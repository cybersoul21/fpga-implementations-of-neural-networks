==> flow/design.v <==
`timescale 1ns / 1ps
module predictMax
#(
    parameter addressWidthConv=10, dataWidthMax=8, dataWidthBCD = 4,
    parameter s0 = 4'b0000, s1 = 4'b0001, s2 = 4'b0010, s3 = 4'b0011, s4 = 4'b0100,
    parameter s5 = 4'b0101, s6 = 4'b0110, s7 = 4'b0111, s8 = 4'b1000, s9 = 4'b1001,
    parameter s10 = 4'b1010, s11 = 4'b1011, s12 = 4'b1100, s13 = 4'b1101, s14 = 4'b1110
)
(
    input clk,
    input clk_div,
    input en,
    input rst,
    input [dataWidthMax-1:0] num_dens_0,
    input [dataWidthMax-1:0] num_dens_1,
    input [dataWidthMax-1:0] num_dens_2,
    input [dataWidthMax-1:0] num_dens_3,
    input [dataWidthMax-1:0] num_dens_4,
    input [dataWidthMax-1:0] num_dens_5,
    input [dataWidthMax-1:0] num_dens_6,
    input [dataWidthMax-1:0] num_dens_7,
    input [dataWidthMax-1:0] num_dens_8,
    input [dataWidthMax-1:0] num_dens_9,
    output signed [dataWidthBCD-1:0]predict,
    output reg predict_ok
);
    reg [3:0] present_state, next_state;  
    reg [dataWidthBCD-1:0] max1;
    reg [dataWidthBCD-1:0] max2;
    reg [dataWidthBCD-1:0] max3;
    reg [dataWidthBCD-1:0] max4;
    reg [dataWidthBCD-1:0] max5;
    reg [dataWidthMax-1:0] aux_max1;
    reg [dataWidthMax-1:0] aux_max2;
    reg [dataWidthMax-1:0] aux_max3;
    reg [dataWidthMax-1:0] aux_max4;
    reg [dataWidthMax-1:0] aux_max5;
    reg [dataWidthMax-1:0] aux_max6;
    reg [dataWidthMax-1:0] aux_max7;
    reg [dataWidthMax-1:0] aux_max8;    
    reg [dataWidthBCD-1:0] max6;
    reg [dataWidthBCD-1:0] max7;
    reg [dataWidthBCD-1:0] max8;
    reg [dataWidthBCD-1:0] max9;    
    initial
    begin
        predict_ok = 0;
                    max1 <= 0;
                    aux_max1 <= 0;        
                    max2 <= 0;
                    aux_max2 <= 0;
                    max3 <= 0;
                    aux_max3 <= 0;
                    max4 <= 0;
                    aux_max4 <= 0;
                    max5 <= 0;
                    aux_max5 <= 0; 
                    max6 <= 0;
                    aux_max6 <= 0; 
                    max7 <= 0;
                    aux_max7 <= 0; 
                    max8 <= 0;
                    aux_max8 <= 0; 
                    max9 <= 10;
    end
    always @(posedge clk)  
    begin
        if(rst)
        begin
            present_state = 0; 
        end
        else if(en)
        begin
            if(clk_div == 1)
            begin
                present_state <= s0;
            end
            else
            begin
                present_state <= next_state;
            end     
        end     
    end    
    always @(negedge clk)
    begin
        case(present_state)
            s0:
                next_state <= s1;                
            s1:
                next_state <= s2;
            s2:
                next_state <= s3;
            s3:
                next_state <= s4;                                                                                           
        endcase                
    end
    always @ (negedge clk) begin
      case (present_state)
        s0: begin
                if($signed(num_dens_0) >= $signed(num_dens_1))
                begin
                    max1 <= $signed(4'd0);
                    aux_max1 <= $signed(num_dens_0);
                    max2 <= 0;
                    aux_max2 <= 0;
                    max3 <= 0;
                    aux_max3 <= 0;
                    max4 <= 0;
                    aux_max4 <= 0;
                    max5 <= 0;
                    aux_max5 <= 0; 
                end
                else
                begin
                    max1 <= $signed(4'd1);
                    aux_max1 <= $signed(num_dens_1);
                end
                if($signed(num_dens_2) >= $signed(num_dens_3))
                begin
                    max2 <= $signed(4'd2);
                    aux_max2 <= $signed(num_dens_2);
                end
                else
                begin
                    max2 <= $signed(4'd3);
                    aux_max2 <= $signed(num_dens_3);
                end
                if($signed(num_dens_4) >= $signed(num_dens_5))
                begin
                    max3 <= $signed(4'd4);
                    aux_max3 <= $signed(num_dens_4);
                end
                else
                begin
                    max3 <= $signed(4'd5);
                    aux_max3 <= $signed(num_dens_5);
                end
                if($signed(num_dens_6) >= $signed(num_dens_7))
                begin
                    max4 <= $signed(4'd6);
                    aux_max4 <= $signed(num_dens_6);
                end
                else
                begin
                    max4 <= $signed(4'd7);
                    aux_max4 <= $signed(num_dens_7);
                end
                if($signed(num_dens_8) >= $signed(num_dens_9))
                begin
                    max5 <= $signed(4'd8);
                    aux_max5 <= $signed(num_dens_8);
                end
                else
                begin
                    max5 <= $signed(4'd9);
                    aux_max5 <= $signed(num_dens_9);
                end                                                                  
                predict_ok <= 0;
            end          
        s1: begin
                if($signed(aux_max1) >= $signed(aux_max2))
                begin
                    max6 <= $signed(max1);
                    aux_max6 <= $signed(aux_max1);
                end
                else
                begin
                    max6 <= $signed(max2);
                    aux_max6 <= $signed(aux_max2);
                end
                if($signed(aux_max3) >= $signed(aux_max4))
                begin
                    max7 <= $signed(max3);
                    aux_max7 <= $signed(aux_max3);
                end
                else
                begin
                    max7 <= $signed(max4);
                    aux_max7 <= $signed(aux_max4);
                end                
            end
        s2: begin
                if($signed(aux_max6) >= $signed(aux_max7))
                begin
                    max8 <= $signed(max6);
                    aux_max8 <= $signed(aux_max6);
                end
                else
                begin
                    max8 <= $signed(max7);
                    aux_max8 <= $signed(aux_max7);
                end  
            end  
        s3: begin
                if($signed(aux_max8) >= $signed(aux_max5))
                begin
                    max9 <= $signed(max8);
                end
                else
                begin
                    max9 <= $signed(max5);
                end 
            end    
        s4: begin
                predict_ok <= 0;
            end 
      endcase 
    end 
    assign predict = $signed(max9);
endmodule
From RTL to reports: predictMax
The steps from the RTL of predictMax to its reports follow in flow order. Line numbers count from 1 in the design file above. Cell names lack the library's common part. Not given: --

Top: predictMax. Clock input: clk. Library: sky130hd. Corner: tt_025C_1v80.

Word level
Yosys after proc, flatten, opt, wreduce and memory -nomap, before mapping. Memory bits, and registers merged into a memory's read port (data or address), are not among the register bits. Print and check cells are not counted. Equal cells are merged and count once.

Under output and inout port bits stands 5. Input bits: 84. The entry for flip-flop bits (word level) reads 108.

Multiplexer cells: 19. Under equality and inequality tests stands 3. For reduce/logical cells the number is 2. The entry for order comparisons reads 9.

Operators with widths (number): greater-or-equal comparator 8 bit (9); 2-to-1 mux 8 bit (8); 2-to-1 mux 4 bit (5); case mux 4 bit (select 4 bit) (1); equality test 4 x 2 -> 1 bit with constant B (2); 2-to-1 mux 1 bit (5); equality test 4 x 1 -> 1 bit with constant B (1); logical NOT 4 bit (1); nonzero test 4 bit (1).

Logic depth
Yosys ltp: most cells in a row. Word level: on the elaborated netlist, between registers, memories and ports. Mapped: between sequential cells and ports; inverters and the memories' decode and read muxes count.

Under depth in word-level cells stands 2. For ABC_AREA the number is 0. For depth in mapped cells the number is 7. The entry for mapped depth without buffers reads 6.

After synthesis
Yosys stat after the flow's synthesis: flattened, memories mapped to cells. It holds for the ABC_AREA given above (unset counts as 0); a run with the other value may have another netlist.

The entry for flip-flops reads 88. Under buffers stands 4. For sequential part of the area the number is 2612.5 um2. For cell area after synthesis the number is 5865.6 um2. For cells in the netlist the number is 429.

Cells by type: edfxtp_1 (number 85, area in all 2.55E+03 um2); ha_1 (number 72, area in all 900.864 um2); mux2_4 (number 41, area in all 615.59 um2); inv_1 (number 90, area in all 337.824 um2); a2111oi_4 (number 12, area in all 330.317 um2); mux2_2 (number 27, area in all 304.042 um2); o22ai_4 (number 5, area in all 100.096 um2); nand2b_1 (number 12, area in all 75.072 um2); nor2b_1 (number 10, area in all 62.56 um2); a21o_1 (number 8, area in all 60.058 um2); dfxtp_1 (number 3, area in all 60.058 um2); and4_1 (number 6, area in all 52.55 um2); o21a_1 (number 7, area in all 52.55 um2); a2111oi_2 (number 3, area in all 45.043 um2); o21ai_0 (number 8, area in all 40.038 um2); a21oi_1 (number 5, area in all 25.024 um2); o22ai_2 (number 2, area in all 25.024 um2); nand3b_1 (number 3, area in all 22.522 um2).

Other cell types: 20; their cells: 30.

Subject: flow runs of predictMax

Hi,

Record of 2 stored runs of the RTL-to-layout flow on predictMax, platform sky130hd. The runs are unordered. Constraints: input delay and output delay 20% of the set period each, output load 0.01 pF. "total power of the final layout" rests on the timing tool's default activity at the inputs, not on a simulated workload.

Files of entry A:
==> flow/run.sh <==
#!/bin/bash
# the make line also repeats the synthesis and layout settings of config.mk as NAME=value (left out here)
make -C /OpenROAD-flow-scripts/flow DESIGN_CONFIG=/design/flow/config.mk WORK_HOME=/design/flow/orfs CLKGATE_MAP_FILE= finish
==> flow/config.mk <==
export PLATFORM = sky130hd
export DESIGN_NAME = predictMax
export DESIGN_NICKNAME = predictMax
export VERILOG_FILES = /design/flow/design.v
export SDC_FILE = /design/flow/constraint.sdc
export NUM_CORES = 4
export LEC_CHECK = 0
export ABC_AREA = 0
export CAP_MARGIN = 20
export CELL_PAD_IN_SITES_DETAIL_PLACEMENT = 2
export CORE_MARGIN = 4
export CORE_UTILIZATION = 68
export CTS_CLUSTER_DIAMETER = 182
export GPL_TIMING_DRIVEN = 0
export MIN_ROUTING_LAYER = met1
export PLACE_DENSITY = 0.79
export SETUP_SLACK_MARGIN = 2.75
export SLEW_MARGIN = 20
==> flow/constraint.sdc <==
create_clock -name core_clock -period 10.2 [get_ports {clk}]
set_input_delay 2.0400 -clock core_clock [delete_from_list [all_inputs] [get_ports {clk}]]
set_output_delay 2.0400 -clock core_clock [all_outputs]
set_load 0.01 [all_outputs]

Outcome of entry A: unfinished; tool error in placement.

Files of entry B:
==> flow/run.sh <==
#!/bin/bash
# the make line also repeats the synthesis and layout settings of config.mk as NAME=value (left out here)
make -C /OpenROAD-flow-scripts/flow DESIGN_CONFIG=/design/flow/config.mk WORK_HOME=/design/flow/orfs CLKGATE_MAP_FILE= finish
==> flow/config.mk <==
export PLATFORM = sky130hd
export DESIGN_NAME = predictMax
export DESIGN_NICKNAME = predictMax
export VERILOG_FILES = /design/flow/design.v
export SDC_FILE = /design/flow/constraint.sdc
export NUM_CORES = 4
export LEC_CHECK = 0
export CAP_MARGIN = 20
export CORE_ASPECT_RATIO = 1.21
export CORE_MARGIN = 2
export CORE_UTILIZATION = 59
export CTS_CLUSTER_SIZE = 12
export GPL_TIMING_DRIVEN = 0
export PLACE_DENSITY_LB_ADDON = 0.28
export SLEW_MARGIN = 20
export TNS_END_PERCENT = 40
==> flow/constraint.sdc <==
create_clock -name core_clock -period 7.42 [get_ports {clk}]
set_input_delay 1.4840 -clock core_clock [delete_from_list [all_inputs] [get_ports {clk}]]
set_output_delay 1.4840 -clock core_clock [all_outputs]
set_load 0.01 [all_outputs]

Results of entry B. The standard-cell area after layout stands at 7,546.0 um2. The lowest hold slack stands at 545 ps. The measured overall die area is 10,759.2 um2. The sum of negative setup slack is 0 ps. For the worst setup slack after layout the run shows 319 ps. The measured utilization in the final report is 76.9 %. The netlist area reported by Yosys comes to 5,865.6 um2. The total power of the final layout comes to 1,621 µW.

Regards
